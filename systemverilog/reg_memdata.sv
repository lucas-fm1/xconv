==> flow/design.v <==
module reg_memdata
#(
  parameter WORD_WIDTH = 32,
  parameter BYTE_WIDTH = 8
)(
  input  logic clk,
  input  logic rst_n,  
  input  logic                  i_enb_prl,
  input  logic                  i_enb_byt,
  input  logic [WORD_WIDTH-1:0] i_data,
  output logic [WORD_WIDTH-1:0] o_data_prl,
  output logic [BYTE_WIDTH-1:0] o_data_byt,
  output logic                  o_empty_reg
);
localparam SFT_WIDTH = WORD_WIDTH/BYTE_WIDTH;
logic [WORD_WIDTH-1:0] word_reg;
logic [SFT_WIDTH-1:0]  sft_reg;
always_ff @(posedge clk or negedge rst_n) begin
  if(~rst_n) begin
    word_reg <= 0;
  end else begin
    if(i_enb_prl) begin
      word_reg <= i_data;
    end else
      word_reg <= word_reg << 8;
  end
end 
always_ff @(posedge clk or negedge rst_n) begin
  if(~rst_n) begin
    sft_reg <= 1;
  end else begin
    if(i_enb_prl)      sft_reg <= 1;
    else if(i_enb_byt) sft_reg <= sft_reg << 1;
    else               sft_reg <= sft_reg;
  end
end
always_comb begin
  o_data_prl  = word_reg;
  o_data_byt  = (i_enb_byt) ? word_reg[WORD_WIDTH-1:WORD_WIDTH-BYTE_WIDTH] : '0;
  o_empty_reg = (sft_reg == 4'b1000);
end
endmodule
Step by step through the tools: reg_memdata
The steps from the RTL of reg_memdata to its reports follow in flow order.
Lines are those of the file above, counted from 1.
Cell names lack the library's common part.
Not given: n/a

inputs
  top module = reg_memdata
  clock port = clk
  standard-cell library = sky130hd
  corner = tt_025C_1v80

Elaborated design
Yosys after proc, flatten, opt, wreduce and memory -nomap, before mapping. Memory bits, and registers merged into a memory's read port (data or address), are not among the register bits. Print and check cells are not counted. Equal cells are merged and count once.

bit counts
  bits in registers = 36
  input bits = 36
  output and inout port bits = 41
  cells after elaboration = 8

operators by class
  equality and inequality tests = 1
  multiplexer cells = 4
  reduce/logical cells = 1

operators with widths
  kind                                         count
  two-way mux 32 bit                           1
  two-way mux 8 bit                            1
  two-way mux 4 bit                            2
  equality test 4 bit (second input constant)  1
  nonzero test 2 bit                           1

Depth
Longest topological path by Yosys (ltp), each cell counted once; first at word level (registers and memories cut), then after technology mapping (sequential cells cut; the memories' decode and read muxes count).

depth
  depth after elaboration = 2
  ABC_AREA = 1
  depth in mapped cells = 5
  depth with buffers taken out = 3

Netlist
Yosys stat after the flow's synthesis: flattened, memories mapped to cells. It holds for the ABC_AREA given above (unset counts as 0); a run with the other value may have another netlist.

cell types
  cell     count  area in all (um2)
  dfrtp_1  35     875.84
  nand2_1  96     360.346
  inv_1    19     71.318
  buf_6    4      45.043
  dfstp_2  1      26.275
  buf_4    2      15.014
  nand3_1  3      15.014
  inv_8    1      11.261
  nor2_1   2      7.507
  buf_2    1      5.005
  o21ai_0  1      5.005

mapped netlist
  standard cells after synthesis = 165
  cell area after synthesis = 1437.6 um2
  sequential part of the area = 902.1 um2
  mapped flip-flops = 36
  buffers = 7

Worst setup path after synthesis
Source: OpenSTA report_checks on the synthesized netlist (no wires, ideal clock, input and output delay 20% of the period each), path of least setup slack; recovery checks are left aside. Register names are those of the netlist, which keeps one name where synthesis merged equal registers.

path after synthesis
  path type = register -> output
  start = register sft_reg[0]
  end = output port o_empty_reg
  clock period = 1500 ps
  external output delay = 300 ps
  launch time at the first pin = 0 ps
  arrival time = 648 ps
  data required time = 1200 ps
  slack = 552 ps
  delay of the path = 648 ps
  stages on the path = 4
  buffers on the path = 0
  synthesis period reached = 948 ps

"delay of the path" is the arrival time less input delay plus setup time.
At an output port there is no setup time.
"stages on the path" counts driving pins, that of a launching flip-flop among them; a cell with two outputs on the path counts twice.
"synthesis period reached" = period - worst setup slack (recovery checks aside). The figure is calculated, with input and output delays left at 20% of the set period.
Between the ends stands the longest chain of elaborated cells between them, by number of cells; it is not shown to be the way that was timed. Of several equally long chains one is given.
A line is the first line of the expression or statement that the cell stems from. Yosys adds cells for indexed reads and writes and turns some case tables into memories.
At most two assigning lines are given for a register; there are more.

on the way, after synthesis
  cells stage by stage = dfstp_2 -> inv_1 -> nand2_1 -> nor2_1
  length of the longest elaborated chain = 1
  elaborated cells between the ends (all ways) = 1
  RTL lines with such cells = 1
  classes of those cells = eq/ne (1)

RTL lines, path after synthesis
  item                 line  RTL
  from (decl)          17    logic [SFT_WIDTH-1:0]  sft_reg;
  from (assign)        33    else if(i_enb_byt) sft_reg <= sft_reg << 1;
  from (assign)        34    else               sft_reg <= sft_reg;
  equality test 4 bit  40    o_empty_reg = (sft_reg == 4'b1000);
  to (decl)            13    output logic                  o_empty_reg

Path in the finished layout
Path of least setup slack in the final report of job 2 (OpenROAD, finished layout, wires in). Where an end is a register, its clock arrival counts in the times.
The path's times are printed in steps of 10 ps; the period is the one set.

path after layout
  path type = register -> output
  start = register sft_reg[0]
  end = output port o_empty_reg
  clock period = 895 ps
  external output delay = 180 ps
  launch time at the first pin = 280 ps
  arrival time = 1070 ps
  data required time = 720 ps
  slack = -360 ps
  stages on the path = 5
  buffers on the path = 1

Between the ends stands the longest chain of elaborated cells between them, by number of cells; it is not shown to be the way that was timed. Of several equally long chains one is given.
At most two assigning lines are given for a register; there are more.

on the way, after layout
  cells stage by stage = dfstp_2 -> inv_2 -> nand2_2 -> nor2_2 -> buf_2
  length of the longest elaborated chain = 1
  elaborated cells between the ends (all ways) = 1
  RTL lines with such cells = 1
  classes of those cells = eq/ne (1)

RTL lines, path after layout
  item                 line  RTL
  from (decl)          17    logic [SFT_WIDTH-1:0]  sft_reg;
  from (assign)        33    else if(i_enb_byt) sft_reg <= sft_reg << 1;
  from (assign)        34    else               sft_reg <= sft_reg;
  equality test 4 bit  40    o_empty_reg = (sft_reg == 4'b1000);
  to (decl)            13    output logic                  o_empty_reg

Ticket comment

Below are 2 stored runs of the flow (Yosys, OpenROAD; platform sky130hd) on reg_memdata, each with its settings and what was measured, unordered. Constraints: input delay and output delay 20% of the set period each, output load 0.01 pF.
"critical path time" means the part of the period allowed to the worst setup path (the constraints hold back 20% at inputs and 20% at outputs) less its slack; where the path has registers, the arrival times of their clocks count too.
"critical path time" is known to 10 ps.
Among the settings, - means not set for that run.
A result given as - is not shown for that run.

name                                   job 1  job 2
period_ns                              0.914  0.895
CORE_UTILIZATION                       62     36
PLACE_DENSITY_LB_ADDON                 0.09   0.07
CORE_MARGIN                            4      2
CELL_PAD_IN_SITES_GLOBAL_PLACEMENT     0      0
TNS_END_PERCENT                        15     70
GPL_ROUTABILITY_DRIVEN                 0      -
SLEW_MARGIN                            25     20
MAX_ROUTING_LAYER                      met5   met5
CAP_MARGIN                             20     20
SETUP_SLACK_MARGIN                     -      0.12
CELL_PAD_IN_SITES_DETAIL_PLACEMENT     -      0
ABC_AREA                               -      1
CTS_CLUSTER_SIZE                       -      32
die footprint (um2)                    -      4515.2
standard-cell area after layout (um2)  -      2343.5
post-layout utilization (%)            -      62.6
worst setup slack after layout (ps)    -      -356
synthesis area (um2)                   -      1437.6
critical path time (ps)                -      1070
kind of the worst setup path           -      register -> output
setup total negative slack (ps)        -      -4307

Job 1: incomplete, placement halted on FLW-0024
