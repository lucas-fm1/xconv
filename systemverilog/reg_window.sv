==> flow/design.v <==
module reg_window
#(
  parameter BYTE_WIDTH = 8,
  parameter K_BYTES    = 9,
  parameter WIND_WIDTH = 8 * 9
)(
  input  logic clk,
  input  logic rst_n,  
  input  logic                  i_equal_addr,
  input  logic                  i_enb_byt,
  input  logic [BYTE_WIDTH-1:0] i_data_byt,
  output logic [WIND_WIDTH-1:0] o_window
);
logic [WIND_WIDTH-1:0] window;
logic                  valid_byt;
always_comb valid_byt = i_equal_addr && i_enb_byt; 
always_ff @(posedge clk or negedge rst_n) begin
  if(~rst_n) begin
    window <= '0;
  end else begin
    if(valid_byt) begin
      window[WIND_WIDTH-1:BYTE_WIDTH] <= window[WIND_WIDTH-BYTE_WIDTH-1:0];
      window[BYTE_WIDTH-1:0]          <= i_data_byt;
    end else
      window <= window;
  end
end 
always_comb o_window = window;
endmodule
Tool chain data of reg_window
The steps from the RTL of reg_window to its reports follow in flow order.
Line numbers count from 1 in the design file above.
Operators: Yosys type, input widths -> output width; for muxes data width and select width s.
Library cell names are shortened.
The mark - stands for no value.

design
  design top = reg_window
  clock port = clk
  standard-cell library = sky130hd
  corner = tt_025C_1v80

After elaboration
Source: Yosys, flattened and elaborated, memories not mapped. Widths are those after wreduce; folded enables and synchronous resets count as part of the registers. Registers that Yosys merges into a memory's read port (data or address) are not register bits. Print and check cells do not count. Equal cells are merged and count once.

bit counts
  bits in latches = 0
  ROM bits = 0
  clocked read ports x word width = 0
  output and inout port bits = 72
  memories = 0
  register bits = 72
  bits in writable memories = 0
  cells after elaboration = 3

cells by class
  shifts and indexed selects = 0
  bitwise operators = 0
  div/mod/pow operators = 0
  $add $sub $neg = 0
  multiply operators = 0
  magnitude comparators = 0
  reductions and logical operators = 1
  muxes and demuxes = 0
  eq/ne operators = 0

operators by type and width
  kind               count
  $logic_and 1x1->1  1

Depth
Longest topological path by Yosys (ltp), each cell counted once; first at word level (registers and memories cut), then after technology mapping (sequential cells cut; the memories' decode and read muxes count).

depth
  word-level depth = 1
  ABC_AREA = 0
  gate-level depth with buffers = 3
  gate-level depth less buffers = 2

Mapped cells and area
Yosys stat after the flow's synthesis: flattened, memories mapped to cells. It holds for the ABC_AREA given above (unset counts as 0); a run with the other value may have another netlist.

mapped netlist
  sequential area = 0.0018017 mm²
  cell count = 152
  cell area after synthesis = 0.0027426 mm²
  buffers = 7
  flip-flops = 72

cells by type
  type      count  total area (µm²)
  dfrtp_1   72     1.8E+03
  mux2_2    66     743.213
  clkbuf_8  7      96.342
  mux2_4    6      90.086
  nand2_4   1      11.261

Path before layout
Path of least setup slack by OpenSTA after synthesis, without wires, with an ideal clock, recovery checks aside; 20% of the period is set as input and as output delay. Where synthesis merged equal registers, the netlist keeps one of their names.

timing post-synthesis
  path kind = in2reg
  start point = input port i_equal_addr
  end point = register window[59]
  period = 1.03 ns
  buffers on the path = 1
  arrival time = 0.824 ns
  stages = 3
  library setup time = 0.125 ns
  setup slack = 0.081 ns
  required time = 0.905 ns
  input delay = 0.206 ns
  delay of the path = 0.743 ns
  period reached after synthesis = 0.949 ns

"delay of the path" is the arrival time less input delay plus setup time.
"stages" counts driving pins, that of a launching flip-flop among them; a cell with two outputs on the path counts twice.
"period reached after synthesis" is the clock period less the worst setup slack; recovery checks do not enter. This is arithmetic on one report: input and output delays are still those of the set period (20% each).
Between the ends stands the longest chain of elaborated cells between them, by number of cells; it is not shown to be the way that was timed. Of several equally long chains one is given.
Each line given opens the expression or statement behind the cell; cells for indexed reads and writes are added by Yosys, which also makes memories of some case tables.
A register here has more assigning lines than the two given.

on the way, post-synthesis
  cells stage by stage = nand2_4 clkbuf_8 mux2_2
  cells in the longest elaborated chain = 1
  elaborated cells between the ends (all ways) = 1
  source lines of those cells = 1
  those cells by class = reduce/logical: 1

ends and longest elaborated chain, post-synthesis
  item                RTL line  source
  start: declaration  9         input  logic                  i_equal_addr,
  $logic_and 1x1->1   16        always_comb valid_byt = i_equal_addr && i_enb_byt;
  end: assignment     22        window[WIND_WIDTH-1:BYTE_WIDTH] <= window[WIND_WIDTH-BYTE_WIDTH-1:0];
  end: assignment     25        window <= window;
  end: declaration    14        logic [WIND_WIDTH-1:0] window;

Path in the finished layout
Path of least setup slack in the final report of record 1 (OpenROAD, finished layout, wires in). Where an end is a register, its clock arrival counts in the times.

timing post-layout
  path kind = reg2out
  start point = register window[26]
  end point = output port o_window[26]
  buffers on the path = 1
  arrival time = 1.05 ns
  setup slack = 0.06 ns
  external output delay = 0.28 ns
  stages = 2
  period = 1.39 ns
  required time = 1.11 ns

A register here has more assigning lines than the two given.

on the way, post-layout
  cells stage by stage = dfrtp_1 dlygate4sd2_1
  cells in the longest elaborated chain = 0
  elaborated cells between the ends (all ways) = 0
  source lines of those cells = 0

ends and longest elaborated chain, post-layout
  item                RTL line  source
  start: declaration  14        logic [WIND_WIDTH-1:0] window;
  start: assignment   22        window[WIND_WIDTH-1:BYTE_WIDTH] <= window[WIND_WIDTH-BYTE_WIDTH-1:0];
  start: assignment   25        window <= window;
  end: declaration    12        output logic [WIND_WIDTH-1:0] o_window

Below are 2 stored runs of the flow (Yosys, OpenROAD; platform sky130hd) on reg_window, each with its settings and what was measured, unordered. Constraints: input delay and output delay 20% of the set period each, output load 0.01 pF.
"reached clock period": clock period set for the run, less the worst setup slack. It is reckoned from that one timing run; input and output delays stay at 20% of the period that was set.
By "critical path time" is meant the share of the clock period that the worst setup path is allowed (20% is reserved at inputs, 20% at outputs), minus its slack. Clock arrival times at its registers enter into it.
"total power of the final layout" rests on the timing tool's default activity at the inputs, not on a simulated workload.
Among the settings, -- means not set for that run.

item                                    record 1   record 2
period_ns                               1.39       1.07
CORE_UTILIZATION                        46         20
PLACE_DENSITY_LB_ADDON                  0.15       --
CORE_ASPECT_RATIO                       1.3        --
TNS_END_PERCENT                         80         --
ABC_AREA                                0          --
CTS_CLUSTER_SIZE                        24         --
CTS_CLUSTER_DIAMETER                    356        --
MIN_ROUTING_LAYER                       met2       --
MAX_ROUTING_LAYER                       met5       --
CAP_MARGIN                              20         20
CORE_MARGIN                             2          2
SLEW_MARGIN                             20         20
synthesized cell area (mm²)             0.0027426  0.0027426
setup total negative slack (ns)         0.000      -0.186
standard-cell area after routing (mm²)  0.0038312  0.0044468
critical path time (ns)                 1.05       0.87
worst setup path kind                   reg2out    reg2out
total power of the final layout (W)     0.008215   0.012414
reached clock period (ns)               1.329      1.088
utilization in the final report         0.655      0.334
smallest setup slack (ns)               0.061      -0.018
die outline area (mm²)                  0.0066011  0.0146664
